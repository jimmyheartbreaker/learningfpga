==> flow/design.v <==
module Segment_Display #(parameter c_DEBOUNCE_LIMIT = 250000) (
	input	i_Clk,
	input	i_Switch_1,
	output	o_Segment2_A,
	output	o_Segment2_B,
	output	o_Segment2_C,
	output	o_Segment2_D,
	output	o_Segment2_E,
	output	o_Segment2_F,
	output	o_Segment2_G,
	output	o_Segment1_A,
	output	o_Segment1_B,
	output	o_Segment1_C,
	output	o_Segment1_D,
	output	o_Segment1_E,
	output	o_Segment1_F,
	output	o_Segment1_G);
	logic 		w_Switch_1;
	logic		r_Switch_1 = 1'b0;
	logic	[3:0]	r1_Count = 4'b0000;
	logic	[3:0]	r2_Count = 4'b0000;
	logic	[7:0]	w_Segment2;
	logic	[7:0]	w_Segment1;
	Debounce_Switch #(.c_DEBOUNCE_LIMIT(c_DEBOUNCE_LIMIT)) 
	Debounce_Switch_Inst (.i_Clk(i_Clk),.i_Switch(i_Switch_1),.o_Switch(w_Switch_1));
	always @(posedge i_Clk)
	begin	
		r_Switch_1 <= w_Switch_1;
		if(w_Switch_1 == 1'b1 && r_Switch_1 == 1'b0) 
		begin
			if(r1_Count==9)
				if(r2_Count==9)
				begin
					r1_Count <= 0;
					r2_Count <= 0;
				end
				else
				begin
					r1_Count <= 0;
					r2_Count <= r2_Count + 1;	
				end			
			else
				r1_Count <= r1_Count+1;
		end
	end
	Binary_To_7Segment Inst(
		.i_Clk(i_Clk),
		.i_Binary_Num(r1_Count),
		.o_Segment(w_Segment2));
	Binary_To_7Segment Inst2(
		.i_Clk(i_Clk),
		.i_Binary_Num(r2_Count),
		.o_Segment(w_Segment1));
	assign o_Segment2_A = ~w_Segment2[0];
	assign o_Segment2_B = ~w_Segment2[1];
	assign o_Segment2_C = ~w_Segment2[2];
	assign o_Segment2_D = ~w_Segment2[3];
	assign o_Segment2_E = ~w_Segment2[4];
	assign o_Segment2_F = ~w_Segment2[5];
	assign o_Segment2_G = ~w_Segment2[6];
	assign o_Segment1_A = ~w_Segment1[0];
	assign o_Segment1_B = ~w_Segment1[1];
	assign o_Segment1_C = ~w_Segment1[2];
	assign o_Segment1_D = ~w_Segment1[3];
	assign o_Segment1_E = ~w_Segment1[4];
	assign o_Segment1_F = ~w_Segment1[5];
	assign o_Segment1_G = ~w_Segment1[6];
endmodule
module Binary_To_7Segment(
	input		i_Clk,
	input 	[3:0]	i_Binary_Num,
	output	[7:0]	o_Segment);
	logic	[6:0]	r_Hex_Encoding = 7'h00;
	always @(posedge i_Clk)
		begin
			case (i_Binary_Num)
				4'b0000 : r_Hex_Encoding <= 7'h3F;
				4'b0001 : r_Hex_Encoding <= 7'h06;
				4'b0010 : r_Hex_Encoding <= 7'h5B;
				4'b0011 : r_Hex_Encoding <= 7'h4F;
				4'b0100 : r_Hex_Encoding <= 7'h66;          
				4'b0101 : r_Hex_Encoding <= 7'h6D;
				4'b0110 : r_Hex_Encoding <= 7'h7D;
				4'b0111 : r_Hex_Encoding <= 7'h07;
				4'b1000 : r_Hex_Encoding <= 7'h7F;
				4'b1001 : r_Hex_Encoding <= 7'h6F;
				4'b1010 : r_Hex_Encoding <= 7'h77;
				4'b1011 : r_Hex_Encoding <= 7'h7C;
				4'b1100 : r_Hex_Encoding <= 7'h39;
				4'b1101 : r_Hex_Encoding <= 7'h5E;
				4'b1110 : r_Hex_Encoding <= 7'h79;
				4'b1111 : r_Hex_Encoding <= 7'h71;
      		endcase		 
		end  
	assign o_Segment = r_Hex_Encoding;
endmodule  
module Debounce_Switch
	#(parameter c_DEBOUNCE_LIMIT = 250000) 
	(input i_Clk,
	 input i_Switch,
	 output o_Switch);
	logic r_State = 1'b0;
	logic [17:0] r_Count = 0;	
	always @(posedge i_Clk)
		begin
			if (i_Switch !== r_State && r_Count < c_DEBOUNCE_LIMIT)
				r_Count <= r_Count + 1;  
			else if (r_Count == c_DEBOUNCE_LIMIT)
			begin
				r_Count <= 0;
				r_State <= i_Switch;
			end
			else
				r_Count <= 0;
		end  
	assign o_Switch = r_State;
endmodule  
== From RTL to reports: Segment_Display ==
Tool output for the design above, in the order of the flow.
Lines are those of the file above, counted from 1.
Operators: Yosys type, input widths -> output width; for muxes data width and select width s.
Library cell names are shortened.
A cell with -- has no value.
Inputs
  top: Segment_Display
  clock input: i_Clk
  cell library: sky130hd
  corner: tt_025C_1v80

== Word level ==
Yosys after proc, flatten, opt, wreduce and memory -nomap, before mapping. Enables and synchronous resets that opt folds into registers are not counted as muxes. Memory bits, and registers merged into a memory's read port (data or address), are not among the register bits. Print and check cells are not counted. Equal cells are merged and count once.
Memory sizes are those after Yosys's memory passes, which may raise the word count (mostly to a power of two), join words into wider ones and drop unused or constant bits.
Word-level totals
  register bits after elaboration: 28
  latch bits: 0
  RAM bits: 0
  bits in read-only memories: 224
  word width x clocked read ports: 14
  memories: 2
  input port bits: 2
  output and inout bits: 14
  word-level cells: 35
Memory list
  (no name shown): depth 16, width 7, read ports 1, wr ports 0, line 76  | case (i_Binary_Num)
  (no name shown): depth 16, width 7, read ports 1, wr ports 0, line 76
Operators by class
  $add $sub $neg: 3
  multipliers: 0
  divide/modulo/power cells: 0
  $lt $le $gt $ge: 1
  equality and inequality tests: 4
  shift operators: 0
  multiplexer cells: 0
  bitwise gates (word level): 16
  reductions and logical operators: 4
Operator list (count)
  $add 18x1->18 const B: 1
  $lt 18x18->1 const B: 1
  $eq 18x18->1 const B: 1
  $not 1->1: 16
  $add 4x1->4 const B: 2
  $eq 4x4->1 const B: 2
  $reduce_and 2->1: 2
  $logic_and 1x1->1: 2
  $nex 1x1->1: 1

== Longest topological paths ==
Yosys ltp: most cells in a row. Word level: on the elaborated netlist, between registers, memories and ports. Mapped: between sequential cells and ports; inverters and the memories' decode and read muxes count.
Depth
  depth in word-level cells: 4
  ABC_AREA: 0
  depth in mapped cells: 6
  mapped depth without buffers: 6

== Synthesis result ==
Source: synth_stat.txt of the flow (Yosys; design flattened, memories mapped). It holds for the ABC_AREA given above (unset counts as 0); a run with the other value may have another netlist.
Mapped netlist
  cell count: 239
  mapped area: 2229.6 um2
  area of sequential cells: 930.9 um2
  mapped flip-flops: 42
  buffers: 8
Cells by type
  dfxtp_1: count 33, area in all 660.634 um2
  edfxtp_1: count 9, area in all 270.259 um2
  ha_1: count 18, area in all 225.216 um2
  inv_1: count 28, area in all 105.101 um2
  xnor2_1: count 11, area in all 96.342 um2
  nor2_4: count 8, area in all 90.086 um2
  nor2_1: count 20, area in all 75.072 um2
  a21oi_1: count 13, area in all 65.062 um2
  xor2_1: count 6, area in all 52.55 um2
  nor4_1: count 8, area in all 50.048 um2
  nand2_1: count 13, area in all 48.797 um2
  nand4_1: count 7, area in all 43.792 um2
  nand3_1: count 8, area in all 40.038 um2
  nor3_1: count 8, area in all 40.038 um2
  o21ai_1: count 7, area in all 35.034 um2
  a211oi_1: count 4, area in all 30.029 um2
  xor2_4: count 1, area in all 27.526 um2
  nor2b_1: count 4, area in all 25.024 um2
Not listed: further types 21, cells in them 33.
By module: a second synthesis without flattening, with its own total; a netlist apart from the flattened one above.
Second synthesis, totals
  cells (unflattened synthesis): 237
  area total of the unflattened synthesis: 2296.0 um2
Rows give one instance, submodules left out.
Modules
  Debounce_Switch (c_DEBOUNCE_LIMIT=250000): instances 1, cells 102, area 887.1 um2, sequential area 390.4 um2
  Binary_To_7Segment: instances 2, cells 42, area 439.2 um2, sequential area 140.1 um2
  Segment_Display: instances 1, cells 51, area 530.5 um2, sequential area 260.2 um2

== Timing after synthesis ==
Path of least setup slack by OpenSTA after synthesis, without wires, with an ideal clock, recovery checks aside; 20% of the period is set as input and as output delay. Where synthesis merged equal registers, the netlist keeps one of their names.
Timing path post-synthesis
  kind: register to register
  start point: register Debounce_Switch_Inst.r_Count[10]
  end point: register Debounce_Switch_Inst.r_Count[11]
  clock period: 1.57 ns
  setup time: 0.062 ns
  launch time at the first pin: 0.000 ns
  arrival time: 1.483 ns
  required time: 1.508 ns
  path slack: 0.024 ns
  delay of the path: 1.545 ns
  driving pins on the path: 6
  buffers on the path: 1
  period reached after synthesis: 1.546 ns
"delay of the path" = arrival - input delay + setup time.
"driving pins on the path": output pins that drive a net of the path, with the launching flip-flop's if there is one; two outputs of one cell count as two.
"period reached after synthesis" is the clock period less the worst setup slack; recovery checks do not enter. This is arithmetic on one report: input and output delays are still those of the set period (20% each).
The rows between start and end are the longest chain of elaborated cells between them; the timing report does not say that the signal goes this way. Where chains are equally long, one stands for them.
Each line given opens the expression or statement behind the cell; cells for indexed reads and writes are added by Yosys, which also makes memories of some case tables.
A register here has more assigning lines than the two given.
Between the ends, post-synthesis
  cells stage by stage: dfxtp_1 > or4_4 > nor3_4 > o31ai_4 > buf_12 > nor2_4
  length of the longest elaborated chain: 2
  elaborated cells between the ends (all ways): 3
  source lines of those cells: 2
  classes of those cells: add/sub: 1; compare: 1; reduce/logical: 1
RTL lines, path post-synthesis
  from (decl): line 103  | logic [17:0] r_Count = 0;
  from (assign): line 107  | r_Count <= r_Count + 1;
  from (assign): line 110  | r_Count <= 0;
  $lt 18x18->1: line 106  | if (i_Switch !== r_State && r_Count < c_DEBOUNCE_LIMIT)
  $logic_and 1x1->1: line 106
  to (assign): line 107
  to (assign): line 110
  to (decl): line 103

== Worst path after layout ==
From the final timing report of run 1: the path of least setup slack in the routed layout; clock arrival at registers is part of the times.
Timing path after layout
  kind: register to register
  start point: register Debounce_Switch_Inst.r_Count[9]
  end point: register Debounce_Switch_Inst.r_Count[13]
  clock period: 1.1 ns
  setup time: 0.06 ns
  launch time at the first pin: 0.29 ns
  arrival time: 1.70 ns
  required time: 1.33 ns
  path slack: -0.37 ns
  driving pins on the path: 6
  buffers on the path: 1
The rows between start and end are the longest chain of elaborated cells between them; the timing report does not say that the signal goes this way. Where chains are equally long, one stands for them.
A register here has more assigning lines than the two given.
Between the ends, after layout
  cells stage by stage: dfxtp_2 > or4_4 > nor3_4 > o31ai_4 > buf_12 > nor2_1
  length of the longest elaborated chain: 2
  elaborated cells between the ends (all ways): 3
  source lines of those cells: 2
  classes of those cells: add/sub: 1; compare: 1; reduce/logical: 1
RTL lines, path after layout
  from (decl): line 103  | logic [17:0] r_Count = 0;
  from (assign): line 107  | r_Count <= r_Count + 1;
  from (assign): line 110  | r_Count <= 0;
  $lt 18x18->1: line 106  | if (i_Switch !== r_State && r_Count < c_DEBOUNCE_LIMIT)
  $logic_and 1x1->1: line 106
  to (assign): line 107
  to (assign): line 110
  to (decl): line 103

Lab notebook: Segment_Display

Stored flow runs of Segment_Display (2 of them; Yosys, OpenROAD, sky130hd). They differ in their settings and are not a sequence. Constraints: input delay and output delay 20% of the set period each, output load 0.01 pF.
"achieved clock period" means the clock period less the worst setup slack. The figure is calculated, with input and output delays left at 20% of the set period.
"worst setup path time": the worst setup path's part of the clock period (all of it between registers, 20% less for each end at a port) less its slack. A launch clock that arrives late makes it longer, a capture clock that arrives late makes it shorter.
"power" is the tool's figure for a default switching activity; nothing was simulated.

Run 1
==> flow/run.sh <==
#!/bin/bash
# the make line also repeats the synthesis and layout settings of config.mk as NAME=value (left out here)
make -C /OpenROAD-flow-scripts/flow DESIGN_CONFIG=/design/flow/config.mk WORK_HOME=/design/flow/orfs CLKGATE_MAP_FILE= finish
==> flow/config.mk <==
export PLATFORM = sky130hd
export DESIGN_NAME = Segment_Display
export DESIGN_NICKNAME = Segment_Display
export VERILOG_FILES = /design/flow/design.v
export SDC_FILE = /design/flow/constraint.sdc
export NUM_CORES = 4
export LEC_CHECK = 0
export CAP_MARGIN = 20
export CELL_PAD_IN_SITES_DETAIL_PLACEMENT = 1
export CORE_MARGIN = 10
export CORE_UTILIZATION = 33
export GPL_ROUTABILITY_DRIVEN = 1
export MAX_ROUTING_LAYER = met4
export PLACE_DENSITY_LB_ADDON = 0.14
export SETUP_SLACK_MARGIN = 0.31
export SLEW_MARGIN = 35
export TNS_END_PERCENT = 90
==> flow/constraint.sdc <==
create_clock -name core_clock -period 1.1 [get_ports {i_Clk}]
set_input_delay 0.2200 -clock core_clock [delete_from_list [all_inputs] [get_ports {i_Clk}]]
set_output_delay 0.2200 -clock core_clock [all_outputs]
set_load 0.01 [all_outputs]

==> results of run 1 <==
chip area after synthesis (Yosys): 2,229.6 um2
die area: 10,443.8 um2
standard-cell area of the final layout: 3,677.3 um2
utilization: 56.9%
worst setup slack after layout: -0.369 ns
total negative slack: -10.558 ns
worst hold slack: 0.524 ns
power: 2.758 mW
achieved clock period: 1.469 ns
worst setup path time: 1.47 ns
worst setup path kind: register to register

Run 2
==> flow/run.sh <==
#!/bin/bash
# the make line also repeats the synthesis and layout settings of config.mk as NAME=value (left out here)
make -C /OpenROAD-flow-scripts/flow DESIGN_CONFIG=/design/flow/config.mk WORK_HOME=/design/flow/orfs CLKGATE_MAP_FILE= finish
==> flow/config.mk <==
export PLATFORM = sky130hd
export DESIGN_NAME = Segment_Display
export DESIGN_NICKNAME = Segment_Display
export VERILOG_FILES = /design/flow/design.v
export SDC_FILE = /design/flow/constraint.sdc
export NUM_CORES = 4
export LEC_CHECK = 0
export CAP_MARGIN = 20
export CELL_PAD_IN_SITES_GLOBAL_PLACEMENT = 2
export CORE_MARGIN = 2
export CORE_UTILIZATION = 47
export CTS_CLUSTER_SIZE = 94
export GPL_ROUTABILITY_DRIVEN = 0
export GPL_TIMING_DRIVEN = 1
export MAX_ROUTING_LAYER = met4
export PLACE_DENSITY_LB_ADDON = 0.08
export SLEW_MARGIN = 20
==> flow/constraint.sdc <==
create_clock -name core_clock -period 1.07 [get_ports {i_Clk}]
set_input_delay 0.2140 -clock core_clock [delete_from_list [all_inputs] [get_ports {i_Clk}]]
set_output_delay 0.2140 -clock core_clock [all_outputs]
set_load 0.01 [all_outputs]

==> results of run 2 <==
chip area after synthesis (Yosys): 2,229.6 um2
die area: 5,310.8 um2
standard-cell area of the final layout: 3,464.6 um2
utilization: 74.3%
worst setup slack after layout: -0.394 ns
total negative slack: -11.602 ns
worst hold slack: 0.514 ns
power: 2.999 mW
achieved clock period: 1.464 ns
worst setup path time: 1.46 ns
worst setup path kind: register to register
