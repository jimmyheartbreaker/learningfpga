==> flow/design.v <==
module LED_Blink 
  #(parameter g_COUNT_10HZ = 1250000,
    parameter g_COUNT_5HZ = 2500000,
    parameter g_COUNT_2HZ = 6250000,
    parameter g_COUNT_1HZ = 12500000)
  (input  i_Clk,
   output var o_LED_1 = 1'b0,
   output var o_LED_2 = 1'b0,
   output var o_LED_3 = 1'b0,
   output var o_LED_4 = 1'b0);
  logic [31:0] r_Count_10Hz = 0;
  logic [31:0] r_Count_5Hz  = 0;
  logic [31:0] r_Count_2Hz  = 0;
  logic [31:0] r_Count_1Hz  = 0;
  always @(posedge i_Clk)
  begin
    if (r_Count_10Hz == g_COUNT_10HZ-1)
    begin
      o_LED_1      <= ~o_LED_1;
      r_Count_10Hz <= 0;
    end
    else
      r_Count_10Hz <= r_Count_10Hz + 1;
  end
  always @(posedge i_Clk)
  begin
    if (r_Count_5Hz == g_COUNT_5HZ-1)
    begin
      o_LED_2     <= ~o_LED_2;
      r_Count_5Hz <= 0;
    end
    else
      r_Count_5Hz <= r_Count_5Hz + 1;
  end
  always @(posedge i_Clk)
  begin
    if (r_Count_2Hz == g_COUNT_2HZ-1)
    begin
      o_LED_3     <= ~o_LED_3;
      r_Count_2Hz <= 0;
    end
    else
      r_Count_2Hz <= r_Count_2Hz + 1;
  end
  always @(posedge i_Clk)
  begin
    if (r_Count_1Hz == g_COUNT_1HZ-1)
    begin
      o_LED_4     <= ~o_LED_4;
      r_Count_1Hz <= 0;
    end
    else
      r_Count_1Hz <= r_Count_1Hz + 1;
  end
endmodule
* Tool chain data of LED_Blink
The steps from the RTL of LED_Blink to its reports follow in flow order.
Line numbers count from 1 in the design file above.
Operators: Yosys type, input widths -> output width; for muxes data width and select width s.
Cell names lack the library's common part.
A cell with - has no value.
- Top :: LED_Blink
- Clock :: i_Clk
- Cell library :: sky130hd
- Corner :: tt_025C_1v80

* Word level
Yosys after proc, flatten, opt, wreduce and memory -nomap, before mapping. Enables and synchronous resets that opt folds into registers are not counted as muxes. Memory bits, and registers merged into a memory's read port (data or address), are not among the register bits. Print and check cells are not counted. Equal cells are merged and count once.
- Add/subtract/negate cells :: 4
- Equality and inequality tests :: 4
- Bitwise logic cells :: 4
** Operators by type and width (count)
- $add 32x1->32 const B :: 4
- $eq 32x21->1 const B :: 1
- $eq 32x22->1 const B :: 1
- $eq 32x23->1 const B :: 1
- $eq 32x24->1 const B :: 1
- $not 1->1 :: 4
- Register bits :: 132
- Input port bits :: 1
- Output and inout port bits :: 4
- Cells after elaboration :: 20

* Longest topological paths
Depth = most cells in a row (Yosys ltp): at word level without a register or memory, in the mapped netlist without a sequential cell, where the memories' decode and read muxes count.
- Depth after elaboration :: 1
- ABC_AREA :: 1
- Depth in mapped cells :: 9

* Synthesis result
Source: synth_stat.txt of the flow (Yosys; design flattened, memories mapped). It holds for the ABC_AREA given above (unset counts as 0); a run with the other value may have another netlist.
The area totals of this step are shown rounded.
- Mapped cells :: 1111
- Cell area after synthesis :: 0.00715 mm^2
- Sequential area :: 0.00268 mm^2
- Flip-flop cells :: 132
- Buffers :: 3
** Cells by type (count)
- dfxtp_1 :: 128
- nand2_1 :: 328
- nor2_1 :: 222
- inv_1 :: 152
- xor2_1 :: 51
- nand3_1 :: 82
- nor3_1 :: 44
- xnor2_1 :: 20
- nand4_1 :: 24
- edfxtp_1 :: 4
- nor2_4 :: 9
- nor2_2 :: 9
- ha_1 :: 4
- nand3_2 :: 5
- nand2_2 :: 5
- a21oi_1 :: 6
- nand3b_1 :: 4
- nor4_1 :: 3
Not listed: further types 7, cells in them 11.

* Worst setup path after synthesis
OpenSTA on the mapped netlist: ideal clock, no wires. The path of least setup slack (recovery checks aside). Input and output delay are each 20% of the period. Register names are those of the netlist, which keeps one name where synthesis merged equal registers.
- Path type :: reg2reg
- Start point :: reg r_Count_1Hz[0]
- End point :: reg o_LED_4
- Period :: 4.19 ns
- Time at the first pin :: 0.000 ns
- Arrival :: 1.152 ns
- Slack :: 2.740 ns
- Path delay :: 1.450 ns
- Stages :: 8
- Period reached after synthesis :: 1.45 ns
"path delay" is the arrival time less input delay plus setup time.
"stages" counts driving pins, that of a launching flip-flop among them; a cell with two outputs on the path counts twice.
"period reached after synthesis" = period - worst setup slack (recovery checks aside). The figure is calculated, with input and output delays left at 20% of the set period.
Between the ends stands the longest chain of elaborated cells between them, by number of cells; it is not shown to be the way that was timed. Of several equally long chains one is given.
Each line given opens the expression or statement behind the cell; cells for indexed reads and writes are added by Yosys, which also makes memories of some case tables.
- Path through :: dfxtp_1 ha_1 nand2_1 nor2_1 nand2_1 nor2_1 nand3_2 inv_2
- Cells in the longest elaborated chain :: 1
** RTL lines, path post-synthesis
- start: declaration :: RTL line 14 : logic [31:0] r_Count_1Hz  = 0;
- start: assignment :: RTL line 50 : r_Count_1Hz <= 0;
- start: assignment :: RTL line 53 : r_Count_1Hz <= r_Count_1Hz + 1;
- $eq 32x24->1 :: RTL line 47 : if (r_Count_1Hz == g_COUNT_1HZ-1)
- end: assignment :: RTL line 49 : o_LED_4     <= ~o_LED_4;
- end: declaration :: RTL line 10 : output var o_LED_4 = 1'b0);

* Path in the finished layout
From the final timing report of entry A: the path of least setup slack in the routed layout; clock arrival at registers is part of the times.
- Path type :: reg2out
- Start point :: reg o_LED_3
- End point :: out o_LED_3
- Period :: 2.01 ns
- Output delay :: 0.40 ns
- Time at the first pin :: 0.41 ns
- Arrival :: 1.32 ns
- Slack :: 0.29 ns
- Stages :: 2
- Path through :: edfxtp_1 clkdlybuf4s50_1
- Cells in the longest elaborated chain :: 0
** RTL lines, path post-layout
- start: declaration :: RTL line 9 : output var o_LED_3 = 1'b0,
- start: assignment :: RTL line 39 : o_LED_3     <= ~o_LED_3;
- end: declaration :: RTL line 9

Add stored flow runs of LED_Blink

Top module LED_Blink; platform sky130hd; tools Yosys and OpenROAD; 2 stored runs in no particular order. Input and output delays are each 20% of the period that was set; the output load is 0.01 pF.
By "clock period achieved" is meant the clock period of the run minus its worst setup slack. This is arithmetic on one report: input and output delays are still those of the set period (20% each).
By "worst setup path time" is meant the share of the clock period that the worst setup path is allowed (20% is reserved at inputs, 20% at outputs), minus its slack. Clock arrival times at its registers enter into it.
Values from the reports are rounded here.

** Entry A
- Settings :: period_ns=2.01; CORE_UTILIZATION=40; PLACE_DENSITY=0.84; CORE_ASPECT_RATIO=1.63; ABC_AREA=1; CTS_CLUSTER_SIZE=13; CTS_CLUSTER_DIAMETER=70; SLEW_MARGIN=40; MAX_ROUTING_LAYER=met4; CAP_MARGIN=20; CORE_MARGIN=2
- Post-synthesis cell area :: 0.00715 mm^2
- Full die area :: 0.019 mm^2
- Standard-cell area after layout :: 0.0081 mm^2
- Setup slack of the worst path :: 0.292 ns
- Clock period achieved :: 1.718 ns
- Worst setup path time :: 1.32 ns
- Worst path kind :: reg2out

** Entry B
- Settings :: period_ns=3.27; CORE_UTILIZATION=41; SETUP_SLACK_MARGIN=-0.21; HOLD_SLACK_MARGIN=0.17; CORE_ASPECT_RATIO=0.92; CELL_PAD_IN_SITES_DETAIL_PLACEMENT=2; ABC_AREA=0; GPL_TIMING_DRIVEN=0; GPL_ROUTABILITY_DRIVEN=1; CAP_MARGIN=15; CORE_MARGIN=2; SLEW_MARGIN=20
- Post-synthesis cell area :: 0.00579 mm^2
- Full die area :: 0.0151 mm^2
- Standard-cell area after layout :: 0.00658 mm^2
- Setup slack of the worst path :: 0.503 ns
- Clock period achieved :: 2.767 ns
- Worst setup path time :: 2.77 ns
- Worst path kind :: reg2reg
